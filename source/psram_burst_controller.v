==> flow/design.v <==
module psram_burst_controller #
(
    parameter address_width = 16,
    parameter data_width = 16,
    parameter psram_address_width = 23,
    parameter access_latency = 1,
    parameter burst_size = 31
)
(
    input rst_i,
    input clk_i,
    input [address_width-1:0] adr_i,
    input [data_width-1:0] dat_i,
    output [data_width-1:0] dat_o,
    input start_i,
    input we_i,
    output psram_clk,
    output [psram_address_width-1:0] psram_adr,
    input [data_width-1:0] psram_dat_i,
    output [data_width-1:0] psram_dat_o,
    output reg psram_data_oe,
    output psram_we_n,
    output reg psram_ce_n,
    output reg psram_adv_n,
    output reg psram_oe_n
);
reg counter_en;
reg [8:0] counter;
always@(posedge clk_i)begin
    if(!counter_en)
        counter <= 0;
    else
        counter <= counter + 1;
end
localparam state_bits = 4;
reg [state_bits-1:0] state;
reg [state_bits-1:0] next_state;
localparam state_idle= 0;
localparam state_address_set = 1;
localparam state_access_wait = 2;
localparam state_xfer = 3;
reg load_address;
reg [address_width-1:0] address_reg;
always@(posedge clk_i)begin
    if(rst_i)
        address_reg <= 0;
    else if(load_address)
        address_reg <= adr_i;
end
reg load_we;
reg we_reg;
always@(posedge clk_i)begin
    if(rst_i)
        we_reg <= 1;
    else if(load_we)
        we_reg <= we_i;
end
reg psram_dat_i_reg_en;
reg [data_width-1:0] psram_dat_i_reg;
always@(posedge clk_i)begin
    if(rst_i)
         psram_dat_i_reg <= 0;
    else if(psram_dat_i_reg_en)
         psram_dat_i_reg <= psram_dat_i;
end
reg [data_width-1:0] dat_i_reg;
always@(posedge clk_i)begin
    if(rst_i)
         dat_i_reg <= 0;
    else
         dat_i_reg <= dat_i;
end
always@(posedge clk_i)begin
    if(rst_i)
        state <= state_idle;
    else
        state <= next_state;
end
always@(*)begin
    next_state = state_idle;
    if(state == state_idle)begin
        if(start_i)
           next_state = state_address_set;
        else
           next_state = state_idle;
    end
    else if(state == state_address_set)begin
       next_state = state_access_wait;
    end
    else if(state == state_access_wait)begin
        if(counter < access_latency)
            next_state = state_access_wait;
        else
            next_state = state_xfer;
    end
    else if(state == state_xfer)begin
        if(counter < burst_size)
            next_state = state_xfer;
        else
            next_state = state_idle;
    end
end
always@(*)begin
    psram_ce_n = 1;
    psram_adv_n = 1;
    psram_oe_n = 1;
    psram_data_oe = 0;
    load_we = 0;
    load_address = 0;
    counter_en = 0;
    psram_dat_i_reg_en = 0;
    if(state == state_idle)begin
        if(start_i)begin
            load_we = 1;
            load_address = 1;
        end
    end
    else if(state == state_address_set)begin
        psram_ce_n = 0;
        psram_adv_n = 0;
    end
    else if(state == state_access_wait)begin
        psram_ce_n = 0;
        if(counter < access_latency)
            counter_en = 1;
        else
            psram_oe_n = we_reg;
    end
    else if(state == state_xfer)begin
        psram_ce_n = 0;
        psram_data_oe = we_reg;
        if(counter < burst_size)begin
            counter_en = 1;
            psram_oe_n = we_reg;
        end
        if(!we_reg)
            psram_dat_i_reg_en = 1;
    end
end
assign psram_we_n = ~we_reg;
assign psram_adr = address_reg;
assign psram_dat_o = (state == state_xfer) ? dat_i_reg : 16'hffff;
assign psram_clk = ~clk_i;
assign dat_o = psram_dat_i_reg;
endmodule
**Step by step through the tools: psram_burst_controller**

The steps from the RTL of psram_burst_controller to its reports follow in flow order.
Lines are those of the file above, counted from 1.
Operators: Yosys type, input widths -> output width; for muxes data width and select width s.
Library cell names are shortened.
Not given: n/a

- Top: psram_burst_controller
- Clock: clk_i
- Library: sky130hd
- Timing corner: tt_025C_1v80

**After elaboration**

Counts by Yosys on the flattened word-level netlist (proc, flatten, opt, wreduce; memories kept). Register bits leave out memories and registers merged into their read ports (data or address); mux counts leave out enables and synchronous resets folded into registers. Print and check cells are left out.

- Bits of input ports: 52
- Cells after elaboration: 52
- Register bits after elaboration: 62
- Output and inout bits: 61

- $lt $le $gt $ge: 2
- Equal/unequal tests: 3
- Muxes and demuxes: 37
- Bitwise gates (word level): 2
- Reduce/logical cells: 1
- Add/sub/neg operators: 1

Operators by type and width:

| operator | number |
|---|---|
| $mux 1 | 31 |
| $mux 16 | 1 |
| $mux 2 | 5 |
| $add 9x1->9 const B | 1 |
| $lt 9x1->1 const B | 1 |
| $lt 9x5->1 const B | 1 |
| $eq 4x2->1 const B | 2 |
| $eq 4x1->1 const B | 1 |
| $logic_not 4->1 | 1 |
| $not 1->1 | 2 |

**Logic depth**

Longest topological path by Yosys (ltp), each cell counted once; first at word level (registers and memories cut), then after technology mapping (sequential cells cut; the memories' decode and read muxes count).

- Depth after elaboration: 6
- ABC_AREA: 0
- Gate-level depth with buffers: 6

**Synthesis result**

Source: synth_stat.txt of the flow (Yosys; design flattened, memories mapped). It holds for the ABC_AREA given above (unset counts as 0); a run with the other value may have another netlist.

Cell types:

| type | number | total area (um^2) |
|---|---|---|
| dfxtp_1 | 62 | 1241.19 |
| a21oi_1 | 32 | 160.154 |
| nand2_1 | 38 | 142.637 |
| nand2b_1 | 18 | 112.608 |
| nor2b_1 | 18 | 112.608 |
| nand3_1 | 20 | 100.096 |
| buf_4 | 7 | 52.55 |
| clkbuf_1 | 13 | 48.797 |
| o21ai_0 | 9 | 45.043 |
| o21ai_1 | 8 | 40.038 |
| a211oi_1 | 5 | 37.536 |
| nor4b_4 | 1 | 23.773 |
| buf_6 | 2 | 22.522 |
| inv_1 | 5 | 18.768 |
| xor2_1 | 2 | 17.517 |
| buf_2 | 3 | 15.014 |
| nor2_1 | 4 | 15.014 |
| ha_1 | 1 | 12.512 |

Other cell types: 14; their cells: 15.

- Cells in the netlist: 263
- Flip-flops: 62
- Synthesis area: 0.0023297 mm^2
- Buffer cells: 25

# Flow runs of psram_burst_controller

Below are 2 stored runs of the flow (Yosys, OpenROAD; platform sky130hd) on psram_burst_controller, each with its settings, unordered. Constraints: input delay and output delay 20% of the set period each, output load 0.01 pF.

### Run A

Settings: `period_ns=2.98`, `CORE_UTILIZATION=69`, `SETUP_SLACK_MARGIN=0.25`, `PLACE_DENSITY_LB_ADDON=0.12`, `CELL_PAD_IN_SITES_DETAIL_PLACEMENT=0`, `TNS_END_PERCENT=50`, `CAP_MARGIN=5`, `MIN_ROUTING_LAYER=met2`, `MAX_ROUTING_LAYER=met5`, `CORE_MARGIN=2`, `SLEW_MARGIN=20`

Incomplete, placement halted on FLW-0024.

### Run B

Settings: `period_ns=2.59`, `CORE_UTILIZATION=60`, `SETUP_SLACK_MARGIN=0.5`, `GPL_ROUTABILITY_DRIVEN=0`, `SLEW_MARGIN=0`, `MIN_ROUTING_LAYER=met1`, `CAP_MARGIN=20`, `CORE_MARGIN=2`

Incomplete, clock tree synthesis halted on DPL-0033.
